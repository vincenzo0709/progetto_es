==> flow/design.v <==
package prim_ram_1p_pkg;
  typedef struct packed {
    logic       cfg_en;
    logic [3:0] cfg;
  } cfg_t;
  typedef struct packed {
    cfg_t ram_cfg;   
    cfg_t rf_cfg;    
  } ram_1p_cfg_t;
  parameter ram_1p_cfg_t RAM_1P_CFG_DEFAULT = '0;
endpackage  
module debounce #(
    parameter int unsigned ClkCount = 500
) (
    input logic clk_i,
    input logic rst_ni,
    input  logic btn_i,
    output logic btn_o
);
  logic [$clog2(ClkCount+1)-1:0] cnt_d, cnt_q;
  logic btn_d, btn_q;
  assign btn_o = btn_q;
  always_ff @(posedge clk_i or negedge rst_ni) begin : p_fsm_reg
    if (!rst_ni) begin
      cnt_q <= '0;
      btn_q <= '0;
    end else begin
      cnt_q <= cnt_d;
      btn_q <= btn_d;
    end
  end
  assign btn_d = (cnt_q >= ClkCount) ? btn_i : btn_q;
  assign cnt_d = (btn_i == btn_q || cnt_q >= ClkCount) ? '0 : cnt_q + 1;
endmodule
module gpio #(
  GpiWidth = 8,
  GpoWidth = 16
) (
  input  logic                clk_i,
  input  logic                rst_ni,
  input  logic                device_req_i,
  input  logic [31:0]         device_addr_i,
  input  logic                device_we_i,
  input  logic [ 3:0]         device_be_i,
  input  logic [31:0]         device_wdata_i,
  output logic                device_rvalid_o,
  output logic [31:0]         device_rdata_o,
  input  logic [GpiWidth-1:0] gp_i,
  output logic [GpoWidth-1:0] gp_o
);
  localparam int unsigned GPIO_OUT_REG = 32'h0;
  localparam int unsigned GPIO_IN_REG = 32'h4;
  localparam int unsigned GPIO_IN_DBNC_REG = 32'h8;
  logic [11:0] reg_addr;
  logic [2:0][GpiWidth-1:0] gp_i_q;
  logic [GpiWidth-1:0] gp_i_dbnc;
  logic [GpoWidth-1:0] gp_o_d;
  logic                gp_o_wr_en;
  logic                gp_i_rd_en_d, gp_i_rd_en_q;
  logic                gp_i_dbnc_rd_en_d, gp_i_dbnc_rd_en_q;
  for (genvar i = 0; i < GpiWidth; i++) begin
    debounce #(
      .ClkCount(500)
    ) dbnc (
      .clk_i,
      .rst_ni,  
      .btn_i(gp_i_q[2][i]),
      .btn_o(gp_i_dbnc[i])
    );
  end
  always @(posedge clk_i or negedge rst_ni) begin
    if (!rst_ni) begin
      gp_i_q            <= '0;
      gp_o              <= '0;
      device_rvalid_o   <= '0;
      gp_i_rd_en_q      <= '0;
      gp_i_dbnc_rd_en_q <= '0;
    end else begin
      gp_i_q <= {gp_i_q[1:0], gp_i};
      if (gp_o_wr_en) begin
        gp_o <= gp_o_d;
      end
      device_rvalid_o   <= device_req_i;
      gp_i_rd_en_q      <= gp_i_rd_en_d;
      gp_i_dbnc_rd_en_q <= gp_i_dbnc_rd_en_d;
    end
  end
  for (genvar i_byte = 0; i_byte < 4; ++i_byte) begin : g_gp_o_d;
    if (i_byte * 8 < GpoWidth) begin : g_gp_o_d_inner
      localparam int gpo_byte_end = (i_byte + 1) * 8 <= GpoWidth ? (i_byte + 1) * 8 : GpoWidth;
      assign gp_o_d[gpo_byte_end - 1 : i_byte * 8] =
        device_be_i[i_byte] ? device_wdata_i[gpo_byte_end - 1 : i_byte * 8] :
                              gp_o[gpo_byte_end - 1 : i_byte * 8];
    end
  end
  assign reg_addr = device_addr_i[11:0];
  assign gp_o_wr_en = device_req_i & device_we_i & (reg_addr == GPIO_OUT_REG[11:0]);
  assign gp_i_rd_en_d = device_req_i & ~device_we_i & (reg_addr == GPIO_IN_REG[11:0]);
  assign gp_i_dbnc_rd_en_d = device_req_i & ~device_we_i & (reg_addr == GPIO_IN_DBNC_REG[11:0]);
  always_comb begin
    if (gp_i_dbnc_rd_en_q)
      device_rdata_o = {{(32 - GpiWidth){1'b0}}, gp_i_dbnc};
    else if (gp_i_rd_en_q)
      device_rdata_o = {{(32 - GpiWidth){1'b0}}, gp_i_q[2]};
    else
      device_rdata_o = {{(32 - GpoWidth){1'b0}}, gp_o};
  end
  logic unused_device_addr, unused_device_be, unused_device_wdata;
  assign unused_device_addr = ^device_addr_i[31:10];
  assign unused_device_be = ^device_be_i;
  assign unused_device_wdata = ^device_wdata_i[31:GpoWidth];
endmodule
## Tool chain data of gpio

What the tools print for gpio, step after step.
Lines are those of the file above, counted from 1.
Cell names lack the library's common part.
A cell with n/a has no value.

- Top module: gpio
- Clock input: clk_i
- Cell library: sky130hd
- Corner: tt_025C_1v80

## Elaborated design

Source: Yosys, flattened and elaborated, memories not mapped. Widths are those after wreduce. Registers that Yosys merges into a memory's read port (data or address) are not register bits. Print and check cells do not count. Equal cells are merged and count once.

- Output and inout port bits: 49
- Elaborated cells: 75
- Register bits after elaboration: 123

- Reduce/logical cells: 11
- Equality and inequality tests: 10
- $lt $le $gt $ge: 8
- $add $sub $neg: 8
- Bitwise gates (word level): 6
- Mux-type cells: 10

Operators with widths:

| kind | count |
|---|---|
| adder 9 x 1 -> 9 bit (second input constant) | 8 |
| greater-or-equal comparator 9 bit (second input constant) | 8 |
| two-way mux 9 bit | 8 |
| two-way mux 16 bit | 2 |
| == test 12 x 3 -> 1 bit (second input constant) | 1 |
| == test 12 x 4 -> 1 bit (second input constant) | 1 |
| zero test 12 bit | 1 |
| == test 1 bit | 8 |
| logical OR 1 bit | 8 |
| bitwise AND 1 bit | 5 |
| AND reduction 2 bit | 2 |
| inverter 1 bit | 1 |

## Longest topological paths

Depth = most cells in a row (Yosys ltp): at word level without a register or memory, in the mapped netlist without a sequential cell, where the memories' decode and read muxes count.

- Word-level depth: 3
- ABC_AREA: 0
- Gate-level depth with buffers: 4
- Mapped depth without buffers: 4

## Synthesis result

The flow's flattened synthesis, as Yosys stat reports it; memories are mapped. The netlist is that of the ABC_AREA named above (0 if unset); the other value can give another one.

- Cell count: 495
- Mapped area: 5494.0 um^2
- Buffers: 18
- Flip-flops: 123

Cell types:

| cell type | count |
|---|---|
| dfrtp_1 | 123 |
| mux2_2 | 24 |
| nor2_1 | 54 |
| ha_1 | 16 |
| xnor2_1 | 19 |
| o21ai_0 | 31 |
| inv_1 | 35 |
| buf_4 | 16 |
| nand3_1 | 24 |
| or3_1 | 19 |
| xor2_1 | 13 |
| a21oi_1 | 21 |
| nand4_1 | 13 |
| mux2i_1 | 8 |
| nand2_1 | 19 |
| and2_1 | 8 |
| o21ba_2 | 5 |
| o211ai_1 | 6 |

Not listed: further types 18, cells in them 41.
The figures by module come from a second, unflattened synthesis with its own total; it is not the netlist above.

- Cell total of the unflattened synthesis: 505
- Area total of the unflattened synthesis: 5683.0 um^2

Each row is one instance without its submodules.

By module:

| module | area (um^2) | instances | cells | seq. area (um^2) |
|---|---|---|---|---|
| debounce #(ClkCount=500) | 495.5 | 8 | 48 | 250.2 |
| gpio | 1719.1 | 1 | 121 | 1076.0 |

## Worst setup path after synthesis

Path of least setup slack by OpenSTA after synthesis, without wires, with an ideal clock, recovery checks aside; 20% of the period is set as input and as output delay. Where synthesis merged equal registers, the netlist keeps one of their names.

- Path type: input-to-reg
- From: in device_addr_i[4]
- To: reg gp_o[0]
- External input delay: 472 ps
- Setup time: 125 ps
- Path delay: 1550 ps
- Arrival: 1897 ps
- Data required time: 2235 ps
- Clock period: 2360 ps
- Slack: 339 ps
- Launch time at the first pin: 472 ps
- Stages on the path: 3
- Synthesis period reached: 2021 ps

"path delay" is the arrival time less input delay plus setup time.
"stages on the path": output pins that drive a net of the path, with the launching flip-flop's if there is one; two outputs of one cell count as two.
"synthesis period reached" = period - worst setup slack (recovery checks aside). The figure is calculated, with input and output delays left at 20% of the set period.
Between the ends stands the longest chain of elaborated cells between them, by number of cells; it is not shown to be the way that was timed. Of several equally long chains one is given.
A line is the first line of the expression or statement that the cell stems from. Yosys adds cells for indexed reads and writes and turns some case tables into memories.

- Path through: or4_4 > nor4_4 > mux2_2
- Length of the longest elaborated chain: 3

RTL lines, path after synthesis:

| item | RTL line | text |
|---|---|---|
| from (decl) | 42 | `input  logic [31:0]         device_addr_i,` |
| zero test 12 bit | 97 | `assign gp_o_wr_en = device_req_i & device_we_i & (reg_addr == GPIO_OUT_REG[11:0]);` |
| bitwise AND 1 bit | 97 |  |
| AND reduction 2 bit | n/a |  |
| to (assign) | 74 | `gp_o              <= '0;` |
| to (assign) | 81 | `gp_o <= gp_o_d;` |
| to (decl) | 49 | `output logic [GpoWidth-1:0] gp_o` |

## Timing after layout

Path of least setup slack in the final report of run 1 (OpenROAD, finished layout, wires in). Where an end is a register, its clock arrival counts in the times.
The report prints the path's times to 10 ps; the period is as set.

- Path type: reg-to-output
- From: reg gp_i_rd_en_q
- To: out device_rdata_o[14]
- Slack: 190 ps
- Stages on the path: 6
- Launch time at the first pin: 410 ps
- Clock period: 2240 ps
- Output delay: 450 ps
- Data required time: 1790 ps
- Arrival: 1600 ps

Between the ends stands the longest chain of elaborated cells between them, by number of cells; it is not shown to be the way that was timed. Of several equally long chains one is given.

- Path through: dfrtp_2 > buf_12 > nor2_1 > buf_4 > and2_1 > dlygate4sd2_1
- Length of the longest elaborated chain: 2

RTL lines, path post-layout:

| item | RTL line | text |
|---|---|---|
| from (decl) | 59 | `logic                gp_i_rd_en_d, gp_i_rd_en_q;` |
| from (assign) | 76 | `gp_i_rd_en_q      <= '0;` |
| from (assign) | 84 | `gp_i_rd_en_q      <= gp_i_rd_en_d;` |
| two-way mux 16 bit | 103 | `else if (gp_i_rd_en_q)` |
| two-way mux 16 bit | 101 | `if (gp_i_dbnc_rd_en_q)` |
| to (decl) | 47 | `output logic [31:0]         device_rdata_o,` |

--- measured runs ---
Stored flow runs of gpio (2 of them; Yosys, OpenROAD, sky130hd). They differ in their settings and are not a sequence. Constraints: input delay and output delay 20% of the set period each, output load 0.01 pF.
"clock period achieved" is the run's clock period less its worst setup slack. It is reckoned from that one timing run; input and output delays stay at 20% of the period that was set.
Among the settings, - means not set for that run.

| item | run 1 | run 2 |
|---|---|---|
| period_ns | 2.24 | 1.61 |
| SETUP_SLACK_MARGIN | 0.12 | 0.12 |
| CAP_MARGIN | 20 | 15 |
| CORE_MARGIN | 2 | 4 |
| CORE_UTILIZATION | 40 | 68 |
| SLEW_MARGIN | 20 | 15 |
| CORE_ASPECT_RATIO | - | 1.46 |
| CELL_PAD_IN_SITES_GLOBAL_PLACEMENT | - | 0 |
| CELL_PAD_IN_SITES_DETAIL_PLACEMENT | - | 0 |
| TNS_END_PERCENT | - | 10 |
| GPL_ROUTABILITY_DRIVEN | - | 0 |
| CTS_CLUSTER_SIZE | - | 71 |
| MIN_ROUTING_LAYER | - | met1 |
| netlist area reported by Yosys (um^2) | 5494.0 | 5494.0 |
| die outline area (um^2) | 14688.2 | 9607.5 |
| standard-cell area of the final layout (um^2) | 7189.4 | 7220.7 |
| worst setup slack after layout (ps) | 194 | -224 |
| clock period achieved (ps) | 2046 | 1834 |
--- end ---
