==> flow/design.v <==
package prim_ram_1p_pkg;
  typedef struct packed {
    logic       cfg_en;
    logic [3:0] cfg;
  } cfg_t;
  typedef struct packed {
    cfg_t ram_cfg;   
    cfg_t rf_cfg;    
  } ram_1p_cfg_t;
  parameter ram_1p_cfg_t RAM_1P_CFG_DEFAULT = '0;
endpackage  
module pwm #(
  parameter int CtrSize = 8
) (
  input  logic               clk_i,
  input  logic               rst_ni,
  input  logic [CtrSize-1:0] pulse_width_i,
  input  logic [CtrSize-1:0] max_counter_i,
  output logic               modulated_o
);
  logic [CtrSize-1:0] counter;
  always_ff @(posedge clk_i or negedge rst_ni) begin
    if (!rst_ni) begin
      counter     <= 'b0;
      modulated_o <= 'b0;
    end else if (max_counter_i == 0) begin
      counter     <= 'b0;
      modulated_o <= 'b0;
    end else begin
      if (counter < max_counter_i) begin
        counter <= counter + 1;
      end else begin
        counter <= 0;
      end
      if (pulse_width_i > counter) begin
        modulated_o <= 1'b1;
      end else begin
        modulated_o <= 1'b0;
      end
    end
  end
endmodule
module pwm_wrapper #(
  parameter int PwmWidth   = 12,
  parameter int PwmCtrSize = 8,
  parameter int BusWidth   = 32
) (
  input  logic                clk_i,
  input  logic                rst_ni,
  input  logic                device_req_i,
  input  logic [BusWidth-1:0] device_addr_i,
  input  logic                device_we_i,
  input  logic [         3:0] device_be_i,
  input  logic [BusWidth-1:0] device_wdata_i,
  output logic                device_rvalid_o,
  output logic [BusWidth-1:0] device_rdata_o,
  output logic [PwmWidth-1:0] pwm_o
);
  localparam int unsigned AddrWidth = 10;
  localparam int unsigned PwmIdxOffset = $clog2(BusWidth / 8) + 1;
  localparam int unsigned PwmIdxWidth = AddrWidth - PwmIdxOffset;
  for (genvar i = 0; i < PwmWidth; i++) begin : gen_pwm
    logic [PwmCtrSize-1:0] data_d;
    logic [PwmCtrSize-1:0] counter_q;
    logic [PwmCtrSize-1:0] pulse_width_q;
    logic counter_en;
    logic pulse_width_en;
    logic [PwmIdxWidth-1:0] pwm_idx;
    assign pwm_idx = i;
    assign data_d         = device_wdata_i[PwmCtrSize-1:0];  
    assign counter_en     = device_req_i & device_we_i
                                         & (device_addr_i[AddrWidth-1:PwmIdxOffset] == pwm_idx)
                                         & device_addr_i[PwmIdxOffset-1];
    assign pulse_width_en = device_req_i & device_we_i
                                         & (device_addr_i[AddrWidth-1:PwmIdxOffset] == pwm_idx)
                                         & ~device_addr_i[PwmIdxOffset-1];
    always @(posedge clk_i or negedge rst_ni) begin
      if (!rst_ni) begin
        counter_q       <= '0;
        pulse_width_q   <= '0;
      end else begin
        if (counter_en) begin
          counter_q     <= data_d;
        end
        if (pulse_width_en) begin
          pulse_width_q <= data_d;
        end
      end
    end
    pwm #(
      .CtrSize( PwmCtrSize )
    ) u_pwm (
      .clk_i        (clk_i),
      .rst_ni       (rst_ni),
      .pulse_width_i(pulse_width_q),
      .max_counter_i(counter_q),
      .modulated_o  (pwm_o[i])
    );
  end : gen_pwm
  assign device_rdata_o = 32'b0;
  always @(posedge clk_i or negedge rst_ni) begin
    if (!rst_ni) begin
      device_rvalid_o <= 1'b0;
    end else begin
      device_rvalid_o <= device_req_i;
    end
  end
  logic _unused;
  assign _unused = ^device_be_i ^ ^device_wdata_i;
endmodule
[From RTL to reports: pwm_wrapper]
The steps from the RTL of pwm_wrapper to its reports follow in flow order.
Lines are those of the file above, counted from 1.
Library cell names are shortened.
The mark n/a stands for no value.
Design
  top module: pwm_wrapper
  clock port: clk_i
  cell library: sky130hd
  library corner: tt_025C_1v80

[After elaboration]
Counts by Yosys on the flattened word-level netlist (proc, flatten, opt, wreduce; memories kept). Register bits leave out memories and registers merged into their read ports (data or address); mux counts leave out enables and synchronous resets folded into registers. Print and check cells are left out. Cells with the same type and inputs are merged into one.
Word-level totals
  register bits after elaboration: 301
Cells by class
  magnitude comparators: 24
  reductions and logical operators: 13
  bitwise gates (word level): 38
  mux-type cells: 48
  add/subtract/negate cells: 12
  equality and inequality tests: 11
Operator list (count)
  2-to-1 mux 8 bit: 24
  adder 8 x 1 -> 8 bit with constant B: 12
  > comparator 8 bit: 12
  less-than comparator 8 bit: 12
  logical NOT 8 bit: 12
  AND 1 bit: 37
  == test 7 x 3 -> 1 bit with constant B: 4
  == test 7 x 4 -> 1 bit with constant B: 4
  2-to-1 mux 1 bit: 24
  == test 7 x 2 -> 1 bit with constant B: 2
  == test 7 x 1 -> 1 bit with constant B: 1
  logical NOT 7 bit: 1
  NOT 1 bit: 1

[Depth]
Yosys ltp: most cells in a row. Word level: on the elaborated netlist, between registers, memories and ports. Mapped: between sequential cells and ports; inverters and the memories' decode and read muxes count.
Depth
  depth after elaboration: 3
  ABC_AREA: 0
  mapped depth: 6

[Netlist]
Source: synth_stat.txt of the flow (Yosys; design flattened, memories mapped). It holds for the ABC_AREA given above (unset counts as 0); a run with the other value may have another netlist.
Synthesis totals
  synthesis area: 16788.6 sq um
  flip-flop cells: 301
  mapped cells: 1525
Cell types (count)
  dfrtp_1: 301
  ha_1: 192
  mux2_2: 192
  inv_1: 192
  xnor2_1: 72
  nor2_1: 122
  nand3_1: 71
  buf_4: 45
  nand4_1: 37
  a21o_1: 23
  nor4_1: 26
  nand2b_1: 25
  and3_1: 24
  o21ai_0: 26
  a21oi_1: 25
  a41o_1: 11
  a2111oi_0: 11
  a221oi_1: 11
Other cell types: 24; their cells: 119.
The figures by module come from a second, unflattened synthesis with its own total; it is not the netlist above.
Second synthesis, totals
  cell total of the unflattened synthesis: 1508
  area (unflattened synthesis): 17267.8 sq um
Rows give one instance, submodules left out.
Modules
  pwm #(CtrSize=8): times used 12, cells 86, seq. area 225.2 sq um, area 795.8 sq um
  pwm_wrapper: times used 1, cells 476, seq. area 4829.6 sq um, area 7718.7 sq um

[Path before layout]
Source: OpenSTA report_checks on the synthesized netlist (no wires, ideal clock, input and output delay 20% of the period each), path of least setup slack; recovery checks are left aside. Register names are those of the netlist, which keeps one name where synthesis merged equal registers.
Timing path after synthesis
  path type: input port to flip-flop
  from: input device_addr_i[8]
  to: register gen_pwm[3].pulse_width_q[0]
  clock period: 2.7 ns
  path delay: 1.535 ns
  path slack: 0.626 ns
  arrival time: 1.950 ns
  time at the first pin: 0.540 ns
  required time: 2.575 ns
  stages: 4
  period reached after synthesis: 2.074 ns
"path delay" is the arrival time less input delay plus setup time.
"stages": output pins that drive a net of the path, with the launching flip-flop's if there is one; two outputs of one cell count as two.
"period reached after synthesis" is the clock period less the worst setup slack; recovery checks do not enter. This is arithmetic on one report: input and output delays are still those of the set period (20% each).
Between the ends stands the longest chain of elaborated cells between them, by number of cells; it is not shown to be the way that was timed. Of several equally long chains one is given.
A line is the first line of the expression or statement that the cell stems from. Yosys adds cells for indexed reads and writes and turns some case tables into memories.
Between the ends, after synthesis
  path through: nor3_1 -> nand4_1 -> nor3_2 -> mux2_2
  cells in the longest elaborated chain: 3
  elaborated cells between the ends (all ways): 3
RTL lines, path after synthesis
  from (decl): RTL line 51  | input  logic [BusWidth-1:0] device_addr_i,
  == test 7 x 2 -> 1 bit: RTL line 75  | & (device_addr_i[AddrWidth-1:PwmIdxOffset] == pwm_idx)
  AND 1 bit x2: RTL line 74  | assign pulse_width_en = device_req_i & device_we_i
  to (assign): RTL line 80  | pulse_width_q   <= '0;
  to (assign): RTL line 86  | pulse_width_q <= data_d;
  to (decl): RTL line 65  | logic [PwmCtrSize-1:0] pulse_width_q;

[Path in the finished layout]
Path of least setup slack in the final report of job 1 (OpenROAD, finished layout, wires in). Where an end is a register, its clock arrival counts in the times.
Timing path post-layout
  path type: input port to flip-flop
  from: input device_addr_i[2]
  to: register gen_pwm[10].pulse_width_q[5]
  time at the first pin: 0.50 ns
  stages: 6
  path slack: 0.73 ns
  clock period: 2.49 ns
  required time: 2.89 ns
  arrival time: 2.16 ns
Between the ends stands the longest chain of elaborated cells between them, by number of cells; it is not shown to be the way that was timed. Of several equally long chains one is given.
Between the ends, post-layout
  path through: clkdlybuf4s50_1 -> buf_4 -> nand2b_2 -> nor2_2 -> buf_12 -> mux2_2
  cells in the longest elaborated chain: 2
  elaborated cells between the ends (all ways): 2
RTL lines, path post-layout
  from (decl): RTL line 51  | input  logic [BusWidth-1:0] device_addr_i,
  NOT 1 bit: RTL line 76  | & ~device_addr_i[PwmIdxOffset-1];
  AND 1 bit: RTL line 74  | assign pulse_width_en = device_req_i & device_we_i
  to (assign): RTL line 80  | pulse_width_q   <= '0;
  to (assign): RTL line 86  | pulse_width_q <= data_d;
  to (decl): RTL line 65  | logic [PwmCtrSize-1:0] pulse_width_q;

Record of 2 stored runs of the RTL-to-layout flow on pwm_wrapper, platform sky130hd. The runs are unordered. Constraints: input delay and output delay 20% of the set period each, output load 0.01 pF.
"achieved clock period (ns)" = clock period - worst setup slack. The figure is calculated, with input and output delays left at 20% of the set period.
"finish__power__total" rests on the timing tool's default activity at the inputs, not on a simulated workload.

Flow files of job 1
==> flow/run.sh <==
#!/bin/bash
# the make line also repeats the synthesis and layout settings of config.mk as NAME=value (left out here)
make -C /OpenROAD-flow-scripts/flow DESIGN_CONFIG=/design/flow/config.mk WORK_HOME=/design/flow/orfs CLKGATE_MAP_FILE= finish
==> flow/config.mk <==
export PLATFORM = sky130hd
export DESIGN_NAME = pwm_wrapper
export DESIGN_NICKNAME = pwm_wrapper
export VERILOG_FILES = /design/flow/design.v
export SDC_FILE = /design/flow/constraint.sdc
export NUM_CORES = 4
export LEC_CHECK = 0
export CAP_MARGIN = 20
export CORE_MARGIN = 2
export CORE_UTILIZATION = 45
export GPL_TIMING_DRIVEN = 1
export HOLD_SLACK_MARGIN = 0.13
export MAX_ROUTING_LAYER = met5
export PLACE_DENSITY_LB_ADDON = 0.09
export SETUP_SLACK_MARGIN = 0.73
export SLEW_MARGIN = 20
export TNS_END_PERCENT = 60
==> flow/constraint.sdc <==
create_clock -name core_clock -period 2.49 [get_ports {clk_i}]
set_input_delay 0.4980 -clock core_clock [delete_from_list [all_inputs] [get_ports {clk_i}]]
set_output_delay 0.4980 -clock core_clock [all_outputs]
set_load 0.01 [all_outputs]

report of job 1
yosys chip area after synthesis (um^2): 16788.6
finish__design__die__area: 38868.1
finish__design__instance__area__stdcell: 19979.2
finish__timing__setup__ws: 0.729
finish__timing__setup__tns: 0.000
finish__timing__hold__ws: 0.245
finish__power__total: 1.202e-02
achieved clock period (ns): 1.761

Flow files of job 2
==> flow/run.sh <==
#!/bin/bash
# the make line also repeats the synthesis and layout settings of config.mk as NAME=value (left out here)
make -C /OpenROAD-flow-scripts/flow DESIGN_CONFIG=/design/flow/config.mk WORK_HOME=/design/flow/orfs CLKGATE_MAP_FILE= finish
==> flow/config.mk <==
export PLATFORM = sky130hd
export DESIGN_NAME = pwm_wrapper
export DESIGN_NICKNAME = pwm_wrapper
export VERILOG_FILES = /design/flow/design.v
export SDC_FILE = /design/flow/constraint.sdc
export NUM_CORES = 4
export LEC_CHECK = 0
export CAP_MARGIN = 20
export CORE_MARGIN = 2
export CORE_UTILIZATION = 64
export SLEW_MARGIN = 20
==> flow/constraint.sdc <==
create_clock -name core_clock -period 2.3 [get_ports {clk_i}]
set_input_delay 0.4600 -clock core_clock [delete_from_list [all_inputs] [get_ports {clk_i}]]
set_output_delay 0.4600 -clock core_clock [all_outputs]
set_load 0.01 [all_outputs]

report of job 2
yosys chip area after synthesis (um^2): 16788.6
finish__design__die__area: 27544.4
finish__design__instance__area__stdcell: 18945.7
finish__timing__setup__ws: 0.182
finish__timing__setup__tns: 0.000
finish__timing__hold__ws: 0.462
finish__power__total: 1.195e-02
achieved clock period (ns): 2.118
