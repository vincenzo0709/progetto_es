==> flow/design.v <==
package prim_ram_1p_pkg;
  typedef struct packed {
    logic       cfg_en;
    logic [3:0] cfg;
  } cfg_t;
  typedef struct packed {
    cfg_t ram_cfg;   
    cfg_t rf_cfg;    
  } ram_1p_cfg_t;
  parameter ram_1p_cfg_t RAM_1P_CFG_DEFAULT = '0;
endpackage  
module debug_rom_one_scratch (
  input  logic         clk_i,
  input  logic         req_i,
  input  logic [63:0]  addr_i,
  output logic [63:0]  rdata_o
);
  localparam int unsigned RomSize = 14;
  logic [RomSize-1:0][63:0] mem;
  assign mem = {
    64'h7b200073_7b202473,
    64'h10802823_f1402473,
    64'haa5ff06f_7b202473,
    64'h10002423_00100073,
    64'h7b202473_10002c23,
    64'hfddff06f_fc0414e3,
    64'h00247413_40044403,
    64'hf1402473_02041263,
    64'h00147413_40044403,
    64'h10802023_f1402473,
    64'h7b241073_0ff0000f,
    64'h00000013_0380006f,
    64'h00000013_0580006f,
    64'h00000013_0180006f
  };
  logic [$clog2(RomSize)-1:0] addr_q;
  always_ff @(posedge clk_i) begin
    if (req_i) begin
      addr_q <= addr_i[$clog2(RomSize)-1+3:3];
    end
  end
  always_comb begin : p_outmux
    rdata_o = '0;
    if (addr_q < $clog2(RomSize)'(RomSize)) begin
      rdata_o = mem[addr_q];
    end
  end
endmodule
Step by step through the tools: debug_rom_one_scratch
What the tools print for debug_rom_one_scratch, step after step.
Line numbers count from 1 in the design file above.
Library cell names are shortened.
{ "setup": {"top_module": "debug_rom_one_scratch", "clock_port": "clk_i", "cell_library": "sky130hd", "corner": "tt_025C_1v80"} }

Elaborated design
Yosys after proc, flatten, opt, wreduce and memory -nomap, before mapping. Enables and synchronous resets that opt folds into registers are not counted as muxes. Memory bits, and registers merged into a memory's read port (data or address), are not among the register bits. Print and check cells are not counted. Equal cells are merged and count once.
{ "word_totals": {"regBits": 4, "in_bits": 66, "out_inout_bits": 64, "wordCells": 4} }
{ "op_classes": {"cmp": 1, "shift": 1, "mux": 1} }
{ "op_table": {"columns": ["op", "count"], "rows": [
  ["896-bit by 11-bit indexed select with 64-bit output (first input constant)", 1],
  ["64-bit two-way mux", 1],
  ["4-bit less-than comparator (second input constant)", 1]
]} }

Logic depth
Yosys ltp: most cells in a row. Word level: on the elaborated netlist, between registers, memories and ports. Mapped: between sequential cells and ports; inverters and the memories' decode and read muxes count.
{ "depth": {"word_depth": 2, "abc_area": 0, "ltp_mapped": 6} }

Netlist
Yosys stat after the flow's synthesis: flattened, memories mapped to cells. It holds for the ABC_AREA given above (unset counts as 0); a run with the other value may have another netlist.
The area totals of this step are shown rounded.
{ "synth_totals": {"mapped_cells": 135, "yosys_area_um2": 977, "ffs": 4} }
{ "by_type": {"columns": ["cell_type", "count"], "rows": [
  ["buf_4", 25],
  ["edfxtp_1", 4],
  ["ha_1", 9],
  ["nand2_1", 17],
  ["o21ai_0", 11],
  ["a21oi_1", 8],
  ["inv_1", 9],
  ["nand2b_1", 5],
  ["nor2b_1", 4],
  ["nor2_1", 6],
  ["a211oi_1", 2],
  ["a21o_1", 2],
  ["a221oi_2", 1],
  ["and2b_1", 2],
  ["buf_2", 3],
  ["buf_8", 1],
  ["nand3_1", 3],
  ["or2b_1", 2]
]} }
Not listed: further types 20, cells in them 21.

Path before layout
OpenSTA on the mapped netlist: ideal clock, no wires. The path of least setup slack (recovery checks aside). Input and output delay are each 20% of the period. Register names are those of the netlist, which keeps one name where synthesis merged equal registers.
{ "synth_path": {"kind": "flip-flop to output port", "startpoint": "reg addr_q[1]", "endpoint": "out rdata_o[62]", "clock_period_ps": 2250, "launch_ps": 0, "arrival_ps": 1686, "required_time_ps": 1800, "setup_slack_ps": 114, "path_delay_ps": 1686, "driving_pins": 7, "n_path_buf": 1, "synth_period_reached_ps": 2136} }
"path_delay_ps" = arrival - input delay + setup time.
A path that ends at an output port has no setup time.
"driving_pins" counts driving pins, that of a launching flip-flop among them; a cell with two outputs on the path counts twice.
"synth_period_reached_ps" is the clock period less the worst setup slack; recovery checks do not enter. This is arithmetic on one report: input and output delays are still those of the set period (20% each).
The rows between start and end are the longest chain of elaborated cells between them; the timing report does not say that the signal goes this way. Where chains are equally long, one stands for them.
Each line given opens the expression or statement behind the cell; cells for indexed reads and writes are added by Yosys, which also makes memories of some case tables.
{ "synth_via": {"cell_sequence": "edfxtp_1 -> inv_1 -> ha_1 -> nor2b_1 -> o21bai_1 -> a221oi_2 -> buf_4", "elab_chain_len": 2} }
{ "synth_rtl": {"columns": ["element", "line", "rtl"], "rows": [
  ["from (decl)", 36, "logic [$clog2(RomSize)-1:0] addr_q;"],
  ["from (assign)", 39, "addr_q <= addr_i[$clog2(RomSize)-1+3:3];"],
  ["4-bit less-than comparator", 44, "if (addr_q < $clog2(RomSize)'(RomSize)) begin"],
  ["64-bit two-way mux", 44, null],
  ["to (decl)", 16, "output logic [63:0]  rdata_o"]
]} }
Nets of the timed path that keep an RTL name, with a line that drives or declares them; the list need not be complete.
{ "synth_nets": {"columns": ["signal", "line"], "rows": [
  ["rdata_o[56]", 44]
]} }

Timing after layout
From the final timing report of record 1: the path of least setup slack in the routed layout; clock arrival at registers is part of the times.
The report prints the path's times to 10 ps; the period is as set.
{ "layout_path": {"kind": "flip-flop to output port", "startpoint": "reg addr_q[1]", "endpoint": "out rdata_o[5]", "clock_period_ps": 1950, "launch_ps": 210, "arrival_ps": 1820, "required_time_ps": 1560, "setup_slack_ps": -260, "driving_pins": 7, "n_path_buf": 2} }
The rows between start and end are the longest chain of elaborated cells between them; the timing report does not say that the signal goes this way. Where chains are equally long, one stands for them.
{ "layout_via": {"cell_sequence": "edfxtp_1 -> ha_2 -> or3_4 -> a21boi_4 -> buf_6 -> a221oi_2 -> buf_2", "elab_chain_len": 2} }
{ "layout_rtl": {"columns": ["element", "line", "rtl"], "rows": [
  ["from (decl)", 36, "logic [$clog2(RomSize)-1:0] addr_q;"],
  ["from (assign)", 39, "addr_q <= addr_i[$clog2(RomSize)-1+3:3];"],
  ["4-bit less-than comparator", 44, "if (addr_q < $clog2(RomSize)'(RomSize)) begin"],
  ["64-bit two-way mux", 44, null],
  ["to (decl)", 16, "output logic [63:0]  rdata_o"]
]} }

Design debug_rom_one_scratch on sky130hd. What follows are 2 stored runs of the flow, each under its own settings; their order means nothing. The constraints put input and output delay at 20% of the set period each and load the outputs with 0.01 pF.
"achieved_period_ps" = clock period - worst setup slack. The figure is calculated, with input and output delays left at 20% of the set period.
"critical_path_time_ps": the worst setup path's part of the clock period (all of it between registers, 20% less for each end at a port) less its slack. A launch clock that arrives late makes it longer, a capture clock that arrives late makes it shorter.
"power.total_w" rests on the timing tool's default activity at the inputs, not on a simulated workload.
"critical_path_time_ps" is known to 10 ps.
Values from the reports are rounded here.

Record 1
==> flow/run.sh <==
#!/bin/bash
# the make line also repeats the synthesis and layout settings of config.mk as NAME=value (left out here)
make -C /OpenROAD-flow-scripts/flow DESIGN_CONFIG=/design/flow/config.mk WORK_HOME=/design/flow/orfs CLKGATE_MAP_FILE= finish
==> flow/config.mk <==
export PLATFORM = sky130hd
export DESIGN_NAME = debug_rom_one_scratch
export DESIGN_NICKNAME = debug_rom_one_scratch
export VERILOG_FILES = /design/flow/design.v
export SDC_FILE = /design/flow/constraint.sdc
export NUM_CORES = 4
export LEC_CHECK = 0
export CAP_MARGIN = 10
export CORE_MARGIN = 2
export CORE_UTILIZATION = 19
export MIN_ROUTING_LAYER = met2
export PLACE_DENSITY_LB_ADDON = 0.05
export SLEW_MARGIN = 25
==> flow/constraint.sdc <==
create_clock -name core_clock -period 1.95 [get_ports {clk_i}]
set_input_delay 0.3900 -clock core_clock [delete_from_list [all_inputs] [get_ports {clk_i}]]
set_output_delay 0.3900 -clock core_clock [all_outputs]
set_load 0.01 [all_outputs]

==> results of record 1, as JSON <==
{
  "finish.stdcell_area_um2": 2080,
  "synth_area_um2": 977,
  "final_die_area_um2": 5730,
  "post_route_util_pct": 41.2,
  "achieved_period_ps": 2210,
  "fin_ws_ps": -260,
  "power.total_w": 0.000985,
  "final_setup_tns_ps": -3290,
  "fin_hold_ws_ps": 730,
  "critical_path_time_ps": 1820,
  "critical_path_type": "flip-flop to output port"
}

Record 2
==> flow/run.sh <==
#!/bin/bash
# the make line also repeats the synthesis and layout settings of config.mk as NAME=value (left out here)
make -C /OpenROAD-flow-scripts/flow DESIGN_CONFIG=/design/flow/config.mk WORK_HOME=/design/flow/orfs CLKGATE_MAP_FILE= finish
==> flow/config.mk <==
export PLATFORM = sky130hd
export DESIGN_NAME = debug_rom_one_scratch
export DESIGN_NICKNAME = debug_rom_one_scratch
export VERILOG_FILES = /design/flow/design.v
export SDC_FILE = /design/flow/constraint.sdc
export NUM_CORES = 4
export LEC_CHECK = 0
export CAP_MARGIN = 20
export CORE_ASPECT_RATIO = 1.56
export CORE_MARGIN = 2
export CORE_UTILIZATION = 30
export CTS_CLUSTER_SIZE = 82
export MIN_ROUTING_LAYER = met1
export PLACE_DENSITY = 0.55
export SLEW_MARGIN = 20
==> flow/constraint.sdc <==
create_clock -name core_clock -period 3.43 [get_ports {clk_i}]
set_input_delay 0.6860 -clock core_clock [delete_from_list [all_inputs] [get_ports {clk_i}]]
set_output_delay 0.6860 -clock core_clock [all_outputs]
set_load 0.01 [all_outputs]

==> results of record 2, as JSON <==
{
  "finish.stdcell_area_um2": 1500,
  "synth_area_um2": 977,
  "final_die_area_um2": 3740,
  "post_route_util_pct": 48.9,
  "achieved_period_ps": 3156,
  "fin_ws_ps": 274,
  "power.total_w": 0.000455,
  "final_setup_tns_ps": 0,
  "fin_hold_ws_ps": 1030,
  "critical_path_time_ps": 2470,
  "critical_path_type": "flip-flop to output port"
}
